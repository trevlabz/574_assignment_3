==> flow/design.v <==
`timescale 1ns / 1ns
module HLSM35 (Clk, Rst, Start, Done, a, b, c, d, e, f, g, h, sa, avg);
	input Clk, Rst, Start;
	output reg Done;
	reg [3:0] State;
	input [31:0] a;
	input [31:0] b;
	input [31:0] c;
	input [31:0] d;
	input [31:0] e;
	input [31:0] f;
	input [31:0] g;
	input [31:0] h;
	input [31:0] sa;
	output reg [31:0] avg;
	reg [31:0] t1;
	reg [31:0] t2;
	reg [31:0] t3;
	reg [31:0] t4;
	reg [31:0] t5;
	reg [31:0] t6;
	reg [31:0] t7;
	reg [31:0] t7div2;
	reg [31:0] t7div4;
	always @(posedge Clk) begin
		if (Rst) begin
			avg <= 0; t1 <= 0; t2 <= 0; t3 <= 0; t4 <= 0; t5 <= 0; t6 <= 0; t7 <= 0; t7div2 <= 0; t7div4 <= 0; 
			State <= 0; Done <= 0;
		end
		else begin
			case (State)
				0 : begin if (Start) State <= 2; end
				1 : begin Done <= 1; State <= 0; end
				2 : begin
					t1 <= a + b;
					State <= State + 1;
				end
				3 : begin
					t2 <= t1 + c;
					State <= State + 1;
				end
				4 : begin
					t3 <= t2 + d;
					State <= State + 1;
				end
				5 : begin
					t4 <= t3 + e;
					State <= State + 1;
				end
				6 : begin
					t5 <= t4 + f;
					State <= State + 1;
				end
				7 : begin
					t6 <= t5 + g;
					State <= State + 1;
				end
				8 : begin
					t7 <= t6 + h;
					State <= State + 1;
				end
				9 : begin
					t7div2 <= t7 >> sa;
					State <= State + 1;
				end
				10 : begin
					t7div4 <= t7div2 >> sa;
					State <= State + 1;
				end
				11 : begin
					avg <= t7div4 >> sa;
					State <= 1;
				end
			endcase
		end
	end
endmodule
==> Step by step through the tools: HLSM35 <==
The steps from the RTL of HLSM35 to its reports follow in flow order.
Lines are those of the file above, counted from 1.
Operators carry their Yosys type and port widths (W data, S select, Z words).
{ "inputs": {"design": "HLSM35", "clk_port": "Clk", "library": "sky130hd", "lib_corner": "tt_025C_1v80"} }

==> After elaboration <==
Yosys after proc, flatten, opt, wreduce and memory -nomap, before mapping. Memory bits, and registers merged into a memory's read port (data or address), are not among the register bits. Print and check cells are not counted. Equal cells are merged and count once.
{ "op_classes": {"reduce_and_logical": 4, "shifts": 3, "n_addsub": 8, "mux": 2, "eq_ne": 12} }
{ "ops": {"columns": ["cell", "count"], "rows": [
  ["$add A32 B32 Y32", 7],
  ["$shr A32 B32 Y32", 3],
  ["$eq A4 B3 Y1 const B", 4],
  ["$eq A4 B4 Y1 const B", 4],
  ["$pmux W4 S4", 1],
  ["$reduce_or A9 Y1", 1],
  ["$eq A4 B2 Y1 const B", 2],
  ["$add A4 B1 Y4 const B", 1],
  ["$eq A4 B1 Y1 const B", 1],
  ["$logic_not A4 Y1", 1],
  ["$reduce_bool A4 Y1", 1],
  ["$mux W4", 1],
  ["$ne A2 B2 Y1 const B", 1],
  ["$reduce_and A2 Y1", 1]
]} }
{ "word_totals": {"register_bits": 325, "out_inout_bits": 33} }

==> Depth <==
Depth = most cells in a row (Yosys ltp): at word level without a register or memory, in the mapped netlist without a sequential cell, where the memories' decode and read muxes count.
{ "depth": {"word_depth": 4, "abc_area": 1, "ltp_mapped": 18, "mapped_depth_nobuf": 17} }

==> Netlist <==
Source: synth_stat.txt of the flow (Yosys; design flattened, memories mapped). It holds for the ABC_AREA given above (unset counts as 0); a run with the other value may have another netlist.
{ "mapped": {"buffers": 217, "flip_flops": 325, "mapped_area_um2": 29796.1, "cell_count": 4915} }
{ "types": {"columns": ["cell_type", "count", "type_area_um2"], "rows": [
  ["sky130_fd_sc_hd__dfxtp_1", 325, 6506.24],
  ["sky130_fd_sc_hd__nand2_1", 1142, 4.29E+03],
  ["sky130_fd_sc_hd__nand3_1", 750, 3753.6],
  ["sky130_fd_sc_hd__ha_1", 221, 2.77E+03],
  ["sky130_fd_sc_hd__inv_1", 533, 2E+03],
  ["sky130_fd_sc_hd__a21oi_1", 358, 1.79E+03],
  ["sky130_fd_sc_hd__nor2_1", 444, 1.67E+03],
  ["sky130_fd_sc_hd__o21ai_0", 301, 1.51E+03],
  ["sky130_fd_sc_hd__o21bai_1", 114, 855.821],
  ["sky130_fd_sc_hd__xor2_1", 77, 674.397],
  ["sky130_fd_sc_hd__clkbuf_1", 140, 525.504],
  ["sky130_fd_sc_hd__nand4_1", 82, 512.992],
  ["sky130_fd_sc_hd__o21a_1", 59, 442.925],
  ["sky130_fd_sc_hd__a21o_1", 56, 420.403],
  ["sky130_fd_sc_hd__xnor2_1", 26, 227.718],
  ["sky130_fd_sc_hd__nor3_1", 43, 215.206],
  ["sky130_fd_sc_hd__a21boi_0", 27, 202.694],
  ["sky130_fd_sc_hd__a31oi_1", 31, 193.936]
]} }
Other cell types: 24; their cells: 186.

==> Worst setup path after synthesis <==
Path of least setup slack by OpenSTA after synthesis, without wires, with an ideal clock, recovery checks aside; 20% of the period is set as input and as output delay. Where synthesis merged equal registers, the netlist keeps one of their names.
{ "synth_path": {"kind": "input to register", "from": "input a[0]", "to": "register t1[26]", "launch_ns": 0.944, "t_required_ns": 4.605, "clock_period_ns": 4.72, "arrival_ns": 2.763, "path_delay_ns": 1.934, "slack_ns": 1.841, "input_delay_ns": 0.944, "path_stages": 14, "period_less_setup_slack_ns": 2.879} }
"path_delay_ns" = arrival - input delay + setup time.
"path_stages" counts driving pins, that of a launching flip-flop among them; a cell with two outputs on the path counts twice.
"period_less_setup_slack_ns" = period - worst setup slack (recovery checks aside). The figure is calculated, with input and output delays left at 20% of the set period.
Between the ends stands the longest chain of elaborated cells between them, by number of cells; it is not shown to be the way that was timed. Of several equally long chains one is given.
A line is the first line of the expression or statement that the cell stems from. Yosys adds cells for indexed reads and writes and turns some case tables into memories.
{ "synth_between": {"path_cell_list": "sky130_fd_sc_hd__ha_1 -> sky130_fd_sc_hd__fa_1 -> sky130_fd_sc_hd__nand3_1 -> sky130_fd_sc_hd__nand2_1 -> sky130_fd_sc_hd__a21boi_0 -> sky130_fd_sc_hd__o21ai_0 -> sky130_fd_sc_hd__nand2_1 -> sky130_fd_sc_hd__nand2_1 -> sky130_fd_sc_hd__nand2_1 -> sky130_fd_sc_hd__nand2_1 -> sky130_fd_sc_hd__nand2_1 -> sky130_fd_sc_hd__a21oi_1 -> sky130_fd_sc_hd__o21ai_0 -> sky130_fd_sc_hd__inv_1", "elab_chain_len": 1, "cells_between": 1, "cone_lines": 1, "classes_between": "add/sub (1)"} }
{ "synth_rtl": {"columns": ["item", "line", "text"], "rows": [
  ["start: declaration", 6, "input [31:0] a;"],
  ["$add A32 B32 Y32", 35, "t1 <= a + b;"],
  ["end: assignment", 27, "avg <= 0; t1 <= 0; t2 <= 0; t3 <= 0; t4 <= 0; t5 <= 0; t6 <= 0; t7 <= 0; t7div2 <= 0; t7div4 <= 0;"],
  ["end: assignment", 35, null],
  ["end: declaration", 16, "reg [31:0] t1;"]
]} }

==> Timing after layout <==
Path of least setup slack in the final report of stored run 1 (OpenROAD, finished layout, wires in). Where an end is a register, its clock arrival counts in the times.
{ "layout_path": {"kind": "input to register", "from": "input e[0]", "to": "register t4[30]", "t_required_ns": 4.75, "input_delay_ns": 0.85, "slack_ns": 1.14, "clock_period_ns": 4.25, "launch_ns": 0.85, "path_stages": 14, "arrival_ns": 3.61} }
Between the ends stands the longest chain of elaborated cells between them, by number of cells; it is not shown to be the way that was timed. Of several equally long chains one is given.
{ "layout_between": {"path_cell_list": "sky130_fd_sc_hd__clkdlybuf4s50_1 -> sky130_fd_sc_hd__ha_1 -> sky130_fd_sc_hd__fa_1 -> sky130_fd_sc_hd__nand2_1 -> sky130_fd_sc_hd__a21oi_1 -> sky130_fd_sc_hd__a31oi_1 -> sky130_fd_sc_hd__o21ai_0 -> sky130_fd_sc_hd__nand2_1 -> sky130_fd_sc_hd__nand2_1 -> sky130_fd_sc_hd__nand3_1 -> sky130_fd_sc_hd__nand3_1 -> sky130_fd_sc_hd__nand3_1 -> sky130_fd_sc_hd__nand2_1 -> sky130_fd_sc_hd__inv_1", "elab_chain_len": 1, "cells_between": 1, "cone_lines": 1, "classes_between": "add/sub (1)"} }
{ "layout_rtl": {"columns": ["item", "line", "text"], "rows": [
  ["start: declaration", 10, "input [31:0] e;"],
  ["$add A32 B32 Y32", 47, "t4 <= t3 + e;"],
  ["end: assignment", 27, "avg <= 0; t1 <= 0; t2 <= 0; t3 <= 0; t4 <= 0; t5 <= 0; t6 <= 0; t7 <= 0; t7div2 <= 0; t7div4 <= 0;"],
  ["end: assignment", 47, null],
  ["end: declaration", 19, "reg [31:0] t4;"]
]} }

Memo
Re: implementation data of HLSM35

Design HLSM35 on sky130hd. What follows are 2 stored runs of the flow, each under its own settings; their order means nothing. The constraints put input and output delay at 20% of the set period each and load the outputs with 0.01 pF.

settings of stored run 1
{
  "period_ns": 4.25,
  "CORE_UTILIZATION": 33,
  "PLACE_DENSITY_LB_ADDON": 0.24,
  "CELL_PAD_IN_SITES_DETAIL_PLACEMENT": 0,
  "TNS_END_PERCENT": 30,
  "ABC_AREA": 1,
  "GPL_ROUTABILITY_DRIVEN": 1,
  "CTS_CLUSTER_SIZE": 49,
  "CAP_MARGIN": 25,
  "MIN_ROUTING_LAYER": "met2",
  "CORE_MARGIN": 2,
  "SLEW_MARGIN": 20
}
report of stored run 1
yosys chip area after synthesis (um^2): 29796.1
finish__design__die__area: 92711.1
finish__design__instance__utilization: 0.3973
finish__timing__setup__ws: 1.138
finish__timing__setup__tns: 0.000

settings of stored run 2
{
  "period_ns": 3.85,
  "CORE_UTILIZATION": 44,
  "PLACE_DENSITY_LB_ADDON": 0.16,
  "CORE_ASPECT_RATIO": 1.14,
  "CORE_MARGIN": 5,
  "CTS_CLUSTER_SIZE": 25,
  "CTS_CLUSTER_DIAMETER": 370,
  "CAP_MARGIN": 20,
  "SLEW_MARGIN": 10,
  "MAX_ROUTING_LAYER": "met4"
}
report of stored run 2
yosys chip area after synthesis (um^2): 26087.5
finish__design__die__area: 64270.1
finish__design__instance__utilization: 0.5327
finish__timing__setup__ws: 0.312
finish__timing__setup__tns: 0.000
